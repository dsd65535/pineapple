==> flow/design.v <==
module programCounter(clk, sclkPosEdge, pcEn, memAddr, sclk8PosEdge, reset);
parameter addrWidth = 16;  
parameter depth = 41065;  
input clk, sclkPosEdge, pcEn, reset;
output reg[addrWidth-1:0] memAddr;
input sclk8PosEdge;
initial memAddr = 0;
always @(posedge sclk8PosEdge ) begin
	if (pcEn == 1) begin
		if (memAddr == depth - 1) memAddr = 93;
		else memAddr = memAddr + 1;
	end
	if(reset) memAddr=0;
end
endmodule
# ---- Reports on programCounter
# The steps from the RTL of programCounter to its reports follow in flow order.
# Lines are those of the file above, counted from 1.
# Cell names lack the library's common part.
# The mark n/a stands for no value.
dict set report setup {
  top {programCounter}
  clock {sclk8PosEdge}
  cell_library {sky130hd}
  pvt_corner {tt_025C_1v80}
}

# ---- Word level
# Counts by Yosys on the flattened word-level netlist (proc, flatten, opt, wreduce; memories kept). Register bits leave out memories and registers merged into their read ports (data or address); mux counts leave out enables and synchronous resets folded into registers. Print and check cells are left out. Cells with the same type and inputs are merged into one.
dict set report word_totals {
  ff_bits 16
  inputBits 5
  output_inout_bits 16
  elab_cells 4
}
dict set report classes {
  addsub 1
  n_eq 1
  muxes 1
}
# operator n
set op_table {}
lappend op_table {{adder 16 x 1 -> 16 bit with constant B} 1}
lappend op_table {{equality test 16 bit with constant B} 1}
lappend op_table {{two-way mux 16 bit} 1}

# ---- Longest topological paths
# Longest topological path by Yosys (ltp), each cell counted once; first at word level (registers and memories cut), then after technology mapping (sequential cells cut; the memories' decode and read muxes count).
dict set report logic_depth {
  word_depth 2
  ABC_AREA 0
  mapped_depth 7
  mapped_depth_nobuf 6
}

# ---- Mapped cells and area
# The flow's flattened synthesis, as Yosys stat reports it; memories are mapped. The netlist is that of the ABC_AREA named above (0 if unset); the other value can give another one.
# Totals and module areas in this step are rounded.
dict set report mapped {
  mapped_cells 90
  area_um2 808.3
  seq_area_um2 320.3
  ffs 16
  n_buf 3
}
# cell n type_area_um2
set types {}
lappend types {dfxtp_1 16 320.307}
lappend types {xnor2_1 9 78.826}
lappend types {nor2_1 15 56.304}
lappend types {xor2_1 4 35.034}
lappend types {nand4_1 5 31.28}
lappend types {nor4_1 5 31.28}
lappend types {ha_1 2 25.024}
lappend types {nand3_1 5 25.024}
lappend types {nand4_4 1 21.27}
lappend types {nor3_1 4 20.019}
lappend types {inv_1 5 18.768}
lappend types {buf_4 2 15.014}
lappend types {o21bai_1 2 15.014}
lappend types {a31oi_1 2 12.512}
lappend types {and4bb_2 1 12.512}
lappend types {nand4_2 1 12.512}
lappend types {buf_6 1 11.261}
lappend types {and4_2 1 10.01}
# Not listed: further types 7, cells in them 9.

# ---- Path before layout
# OpenSTA on the mapped netlist: ideal clock, no wires. The path of least setup slack (recovery checks aside). Input and output delay are each 20% of the period. Register names are those of the netlist, which keeps one name where synthesis merged equal registers.
dict set report synth_path {
  path_kind {register to register}
  from {reg memAddr[0]}
  to {reg memAddr[1]}
  clock_period_ns 1.48
  setup_time_ns 0.064
  t_first_pin_ns 0.000
  t_arrival_ns 1.369
  required_ns 1.416
  setup_slack_ns 0.047
  path_delay_ns 1.433
  stages 8
  n_path_buf 1
  period_less_setup_slack_ns 1.433
}
# "path_delay_ns" = arrival - input delay + setup time.
# "stages" counts driving pins, that of a launching flip-flop among them; a cell with two outputs on the path counts twice.
# "period_less_setup_slack_ns" is the clock period less the worst setup slack; recovery checks do not enter. This is arithmetic on one report: input and output delays are still those of the set period (20% each).
# The rows between start and end are the longest chain of elaborated cells between them; the timing report does not say that the signal goes this way. Where chains are equally long, one stands for them.
# A line is the first line of the expression or statement that the cell stems from. Yosys adds cells for indexed reads and writes and turns some case tables into memories.
# A register here has more assigning lines than the two given.
dict set report synth_between {
  cell_sequence {dfxtp_1 inv_1 ha_1 and4bb_2 nand4_1 o21bai_1 buf_4 nor2_1}
  elab_chain_cells 2
  cells_between 3
  lines_between 2
  cone_classes {1 x add/sub; 1 x eq/ne; 1 x mux}
}
# element line
set synth_rtl {}
lappend synth_rtl {{start, declared} 5} ;# output reg[addrWidth-1:0] memAddr;
lappend synth_rtl {{start, assigned} 10} ;# if (memAddr == depth - 1) memAddr = 93;
lappend synth_rtl {{start, assigned} 11} ;# else memAddr = memAddr + 1;
lappend synth_rtl {{adder 16 x 1 -> 16 bit} 11}
lappend synth_rtl {{two-way mux 16 bit} 10}
lappend synth_rtl {{end, assigned} 10}
lappend synth_rtl {{end, assigned} 11}
lappend synth_rtl {{end, declared} 5}

# ---- Worst path after layout
# From the final timing report of entry A: the path of least setup slack in the routed layout; clock arrival at registers is part of the times.
dict set report layout_path {
  path_kind {register to register}
  from {reg memAddr[0]}
  to {reg memAddr[14]}
  clock_period_ns 1.76
  setup_time_ns 0.10
  t_first_pin_ns 0.28
  t_arrival_ns 1.60
  required_ns 1.93
  setup_slack_ns 0.33
  stages 8
  n_path_buf 1
}
# The rows between start and end are the longest chain of elaborated cells between them; the timing report does not say that the signal goes this way. Where chains are equally long, one stands for them.
# A register here has more assigning lines than the two given.
dict set report layout_between {
  cell_sequence {dfxtp_4 inv_4 ha_4 and4bb_2 nand4_1 o21bai_2 buf_4 nor2_1}
  elab_chain_cells 2
  cells_between 3
  lines_between 2
  cone_classes {1 x add/sub; 1 x eq/ne; 1 x mux}
}
# element line
set layout_rtl {}
lappend layout_rtl {{start, declared} 5} ;# output reg[addrWidth-1:0] memAddr;
lappend layout_rtl {{start, assigned} 10} ;# if (memAddr == depth - 1) memAddr = 93;
lappend layout_rtl {{start, assigned} 11} ;# else memAddr = memAddr + 1;
lappend layout_rtl {{adder 16 x 1 -> 16 bit} 11}
lappend layout_rtl {{two-way mux 16 bit} 10}
lappend layout_rtl {{end, assigned} 10}
lappend layout_rtl {{end, assigned} 11}
lappend layout_rtl {{end, declared} 5}

Hand-over note for programCounter

Below are 2 stored runs of the flow (Yosys, OpenROAD; platform sky130hd) on programCounter, each with its settings and what was measured, unordered. Constraints: input delay and output delay 20% of the set period each, output load 0.01 pF.
By "achieved_period_ns" is meant the clock period of the run minus its worst setup slack. This is arithmetic on one report: input and output delays are still those of the set period (20% each).
"design_power_w" rests on the timing tool's default activity at the inputs, not on a simulated workload.
The measured numbers are rounded.

[flow] entry A: files
==> flow/run.sh <==
#!/bin/bash
# the make line also repeats the synthesis and layout settings of config.mk as NAME=value (left out here)
make -C /OpenROAD-flow-scripts/flow DESIGN_CONFIG=/design/flow/config.mk WORK_HOME=/design/flow/orfs CLKGATE_MAP_FILE= finish
==> flow/config.mk <==
export PLATFORM = sky130hd
export DESIGN_NAME = programCounter
export DESIGN_NICKNAME = programCounter
export VERILOG_FILES = /design/flow/design.v
export SDC_FILE = /design/flow/constraint.sdc
export NUM_CORES = 4
export LEC_CHECK = 0
export ABC_AREA = 0
export CAP_MARGIN = 5
export CORE_ASPECT_RATIO = 0.89
export CORE_MARGIN = 2
export CORE_UTILIZATION = 32
export CTS_CLUSTER_SIZE = 54
export GPL_ROUTABILITY_DRIVEN = 0
export GPL_TIMING_DRIVEN = 1
export PLACE_DENSITY_LB_ADDON = 0.2
export SETUP_SLACK_MARGIN = 0.51
export SLEW_MARGIN = 20
==> flow/constraint.sdc <==
create_clock -name core_clock -period 1.76 [get_ports {sclk8PosEdge}]
set_input_delay 0.3520 -clock core_clock [delete_from_list [all_inputs] [get_ports {sclk8PosEdge}]]
set_output_delay 0.3520 -clock core_clock [all_outputs]
set_load 0.01 [all_outputs]

[flow] entry A: metrics
[metrics] post_route_util_pct = 50.7
[metrics] synth_chip_area_um2 = 808.3
[metrics] ws_setup_ns = 0.331
[metrics] design_power_w = 0.0006243
[metrics] achieved_period_ns = 1.429
[metrics] total_negative_slack_ns = 0.000
[metrics] final_die_area_um2 = 2945

[flow] entry B: files
==> flow/run.sh <==
#!/bin/bash
# the make line also repeats the synthesis and layout settings of config.mk as NAME=value (left out here)
make -C /OpenROAD-flow-scripts/flow DESIGN_CONFIG=/design/flow/config.mk WORK_HOME=/design/flow/orfs CLKGATE_MAP_FILE= finish
==> flow/config.mk <==
export PLATFORM = sky130hd
export DESIGN_NAME = programCounter
export DESIGN_NICKNAME = programCounter
export VERILOG_FILES = /design/flow/design.v
export SDC_FILE = /design/flow/constraint.sdc
export NUM_CORES = 4
export LEC_CHECK = 0
export ABC_AREA = 1
export CAP_MARGIN = 20
export CELL_PAD_IN_SITES_GLOBAL_PLACEMENT = 1
export CORE_MARGIN = 2
export CORE_UTILIZATION = 39
export CTS_CLUSTER_SIZE = 31
export HOLD_SLACK_MARGIN = 0.02
export MAX_ROUTING_LAYER = met5
export PLACE_DENSITY_LB_ADDON = 0.26
export SLEW_MARGIN = 20
export TNS_END_PERCENT = 90
==> flow/constraint.sdc <==
create_clock -name core_clock -period 2.04 [get_ports {sclk8PosEdge}]
set_input_delay 0.4080 -clock core_clock [delete_from_list [all_inputs] [get_ports {sclk8PosEdge}]]
set_output_delay 0.4080 -clock core_clock [all_outputs]
set_load 0.01 [all_outputs]

[flow] entry B: metrics
[metrics] achieved_period_ns = 1.747
[metrics] synth_chip_area_um2 = 962.2
[metrics] total_negative_slack_ns = 0.000
[metrics] ws_setup_ns = 0.293
[metrics] post_route_util_pct = 53.8
[metrics] design_power_w = 0.0005828
[metrics] final_die_area_um2 = 2880

End of note.
