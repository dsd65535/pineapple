==> flow/design.v <==
module serialClock(clk, sclk, sclkPosEdge, sclkNegEdge, sclk8PosEdge);
input clk;
output reg sclk, sclkPosEdge, sclkNegEdge, sclk8PosEdge;
parameter bits = 5;
parameter counttime = 2**bits-1;
reg[bits-1:0] count;
reg[2:0] count8;
initial count = 0;
initial count8 = 0;
initial sclk = 0;
always @(posedge clk) begin
	if (count == 0) begin
		if (sclk == 0) begin
			sclkPosEdge = 1;
			if (count8==0) sclk8PosEdge = 1;
			count8=(count8+1);
		end else begin
			sclkNegEdge = 1;
		end
		sclk=!sclk;
	end else begin
		sclkPosEdge = 0;
		sclkNegEdge = 0;
		sclk8PosEdge = 0;
	end
	count = (count + 1);
	if (count == counttime) count = 0;
end
endmodule
module testSclk;
reg clk;
wire sclk, sclkPosEdge, sclkNegEdge, sclk8PosEdge;
serialClock sc(clk, sclk, sclkPosEdge, sclkNegEdge, sclk8PosEdge);
initial clk = 0;
always #10 clk=!clk;
endmodule
module mosiFF(clk, sclkNegEdge, d, q);
input clk, sclkNegEdge, d;
output reg q;
always @(posedge sclkNegEdge) begin
	q <= d;
end
endmodule
module testMosiFF;
reg clk, d;
wire q, sclkPosEdge, sclkNegEdge, sclk;
serialClock #(2) sc(clk, sclk, sclkPosEdge, sclkNegEdge);
mosiFF mff(clk, sclkNegEdge, d, q);
initial clk=0;
always #10 clk=!clk;
initial begin
d = 1;
#500
d = 0;
end
endmodule
== Step by step through the tools: serialClock ==
The steps from the RTL of serialClock to its reports follow in flow order.
Line numbers count from 1 in the design file above.
Operators: Yosys type, input widths -> output width; for muxes data width and select width s.
Library cell names are shortened.
Not given: n/a

* Top: serialClock
* Clock: clk
* Library: sky130hd
* Timing corner: tt_025C_1v80

== Word level ==
Counts by Yosys on the flattened word-level netlist (proc, flatten, opt, wreduce; memories kept). Register bits leave out memories and registers merged into their read ports (data or address); mux counts leave out enables and synchronous resets folded into registers. Print and check cells are left out.

* Reductions and logical operators: 5
* $add $sub $neg: 2
* Bitwise logic cells: 1
* Eq/ne operators: 1

{| class="wikitable"
|+ Operator list
! kind !! number
|-
| $add 5x1->5 const B || 1
|-
| $eq 5x5->1 const B || 1
|-
| $logic_not 5->1 || 1
|-
| $reduce_and 2->1 || 2
|-
| $add 3x1->3 const B || 1
|-
| $logic_not 3->1 || 1
|-
| $not 1->1 || 1
|-
| $logic_not 1->1 || 1
|}

* Register bits after elaboration: 12
* Bits of input ports: 1
* Output and inout bits: 4
* Elaborated cells: 15

== Longest topological paths ==
Depth = most cells in a row (Yosys ltp): at word level without a register or memory, in the mapped netlist without a sequential cell, where the memories' decode and read muxes count.

* Word-level depth: 2
* ABC_AREA: 1
* Mapped depth: 8
* Depth with buffers taken out: 8

== Synthesis result ==
Yosys stat after the flow's synthesis: flattened, memories mapped to cells. It holds for the ABC_AREA given above (unset counts as 0); a run with the other value may have another netlist.

* Area of sequential cells: 280.3 µm²
* Buffers: 0
* Standard cells after synthesis: 60
* Cell area after synthesis: 549.3 µm²
* Flip-flop cells: 12

{| class="wikitable"
|+ Cell types
! cell !! number !! total area (µm²)
|-
| dfxtp_1 || 8 || 160.154
|-
| edfxtp_1 || 4 || 120.115
|-
| ha_1 || 5 || 62.56
|-
| inv_1 || 14 || 52.55
|-
| nand2_1 || 9 || 33.782
|-
| nor2_1 || 6 || 22.522
|-
| nand4_1 || 3 || 18.768
|-
| a21boi_0 || 2 || 15.014
|-
| nand2_2 || 2 || 12.512
|-
| nor2_4 || 1 || 11.261
|-
| nand3_1 || 2 || 10.01
|-
| nand3_2 || 1 || 10.01
|-
| xor2_1 || 1 || 8.758
|-
| o21a_1 || 1 || 7.507
|-
| inv_2 || 1 || 3.754
|}

== Worst setup path after synthesis ==
OpenSTA on the mapped netlist: ideal clock, no wires. The path of least setup slack (recovery checks aside). Input and output delay are each 20% of the period. Register names are those of the netlist, which keeps one name where synthesis merged equal registers.

* Kind: register -> register
* Start point: reg count[0]
* End point: reg count8[0]
* Launch time at the first pin: 0.000 ns
* Stages on the path: 5
* Library setup time: 0.319 ns
* Required time: 1.051 ns
* Clock period: 1.37 ns
* Path buffers: 0
* Path delay: 1.196 ns
* Slack: 0.174 ns
* Data arrival time: 0.877 ns
* Synthesis period reached: 1.196 ns

"path delay" is the arrival time less input delay plus setup time.
"stages on the path" counts driving pins, that of a launching flip-flop among them; a cell with two outputs on the path counts twice.
"synthesis period reached" is the clock period less the worst setup slack; recovery checks do not enter. This is arithmetic on one report: input and output delays are still those of the set period (20% each).
Between the ends stands the longest chain of elaborated cells between them, by number of cells; it is not shown to be the way that was timed. Of several equally long chains one is given.
Each line given opens the expression or statement behind the cell; cells for indexed reads and writes are added by Yosys, which also makes memories of some case tables.

* Path through: dfxtp_1 -> inv_1 -> ha_1 -> nand4_1 -> nor2_1
* Length of the longest elaborated chain: 2
* Elaborated cells on any way between the ends: 2
* Source lines of those cells: 1
* Classes of those cells: reduce/logical (2)

{| class="wikitable"
|+ Ends and longest elaborated chain, after synthesis
! element !! line !! text
|-
| from (decl) || 6 || <nowiki>reg[bits-1:0] count;</nowiki>
|-
| from (assign) || 26 || <nowiki>count = (count + 1);</nowiki>
|-
| from (assign) || 27 || <nowiki>if (count == counttime) count = 0;</nowiki>
|-
| $logic_not 5->1 || 12 || <nowiki>if (count == 0) begin</nowiki>
|-
| $reduce_and 2->1 || n/a ||
|-
| to (assign) || 16 || <nowiki>count8=(count8+1);</nowiki>
|-
| to (decl) || 7 || <nowiki>reg[2:0] count8;</nowiki>
|}

== Path in the finished layout ==
Path of least setup slack in the final report of run 1 (OpenROAD, finished layout, wires in). Where an end is a register, its clock arrival counts in the times.

* Kind: register -> register
* Start point: reg count[0]
* End point: reg count8[1]
* Launch time at the first pin: 0.26 ns
* Clock period: 1.21 ns
* Library setup time: 0.29 ns
* Required time: 1.18 ns
* Path buffers: 0
* Stages on the path: 5
* Slack: 0.04 ns
* Data arrival time: 1.14 ns

Between the ends stands the longest chain of elaborated cells between them, by number of cells; it is not shown to be the way that was timed. Of several equally long chains one is given.

* Path through: dfxtp_4 -> inv_4 -> ha_4 -> nand4_1 -> nor2_2
* Length of the longest elaborated chain: 2
* Elaborated cells on any way between the ends: 2
* Source lines of those cells: 1
* Classes of those cells: reduce/logical (2)

{| class="wikitable"
|+ Ends and longest elaborated chain, after layout
! element !! line !! text
|-
| from (decl) || 6 || <nowiki>reg[bits-1:0] count;</nowiki>
|-
| from (assign) || 26 || <nowiki>count = (count + 1);</nowiki>
|-
| from (assign) || 27 || <nowiki>if (count == counttime) count = 0;</nowiki>
|-
| $logic_not 5->1 || 12 || <nowiki>if (count == 0) begin</nowiki>
|-
| $reduce_and 2->1 || n/a ||
|-
| to (assign) || 16 || <nowiki>count8=(count8+1);</nowiki>
|-
| to (decl) || 7 || <nowiki>reg[2:0] count8;</nowiki>
|}

Memo
Re: implementation data of serialClock

Module serialClock, platform sky130hd: 2 stored runs of the flow (Yosys, OpenROAD) with differing settings, in no particular order. Input and output delays are each 20% of the period that was set; the output load is 0.01 pF.
"reached clock period" is the run's clock period less its worst setup slack. It is reckoned from that one timing run; input and output delays stay at 20% of the period that was set.
"critical setup path time" = time allowed to the worst setup path (clock period - input delay - output delay, where it has them) - its slack; a late launch clock adds to it, a late capture clock takes from it.
"total design power": no workload was simulated; the value follows from the tool's default switching activity.

=== Run 1 ===
{| class="wikitable"
! Setting !! Value
|-
| period_ns || 1.21
|-
| CORE_UTILIZATION || 17
|-
| SETUP_SLACK_MARGIN || 0.23
|-
| HOLD_SLACK_MARGIN || 0.14
|-
| CELL_PAD_IN_SITES_GLOBAL_PLACEMENT || 0
|-
| CELL_PAD_IN_SITES_DETAIL_PLACEMENT || 1
|-
| ABC_AREA || 1
|-
| GPL_TIMING_DRIVEN || 1
|-
| GPL_ROUTABILITY_DRIVEN || 0
|-
| CAP_MARGIN || 20
|-
| CORE_MARGIN || 2
|-
| SLEW_MARGIN || 20
|-
! Result !! Value
|-
| Post-synthesis cell area || 549.3 µm²
|-
| Die footprint || 3701.5 µm²
|-
| Standard-cell area after routing || 834.5 µm²
|-
| Utilization after routing || 0.273
|-
| Worst setup slack after layout || 0.042 ns
|-
| Sum of negative setup slack || 0.000 ns
|-
| Final worst hold slack || 0.462 ns
|-
| Total design power || 644.5 uW
|-
| Reached clock period || 1.168 ns
|-
| Critical setup path time || 1.17 ns
|-
| Type of the worst setup path || register -> register
|}

=== Run 2 ===
{| class="wikitable"
! Setting !! Value
|-
| period_ns || 2.62
|-
| CORE_UTILIZATION || 35
|-
| PLACE_DENSITY_LB_ADDON || 0.25
|-
| CORE_MARGIN || 2
|-
| CELL_PAD_IN_SITES_DETAIL_PLACEMENT || 0
|-
| GPL_ROUTABILITY_DRIVEN || 0
|-
| CTS_CLUSTER_SIZE || 66
|-
| CAP_MARGIN || 10
|-
| MIN_ROUTING_LAYER || met2
|-
| SLEW_MARGIN || 20
|-
! Result !! Value
|-
| Post-synthesis cell area || 608.1 µm²
|-
| Die footprint || 2086.7 µm²
|-
| Standard-cell area after routing || 684.4 µm²
|-
| Utilization after routing || 0.41
|-
| Worst setup slack after layout || 0.874 ns
|-
| Sum of negative setup slack || 0.000 ns
|-
| Final worst hold slack || 0.459 ns
|-
| Total design power || 305.3 uW
|-
| Reached clock period || 1.746 ns
|-
| Critical setup path time || 1.22 ns
|-
| Type of the worst setup path || register -> output
|}
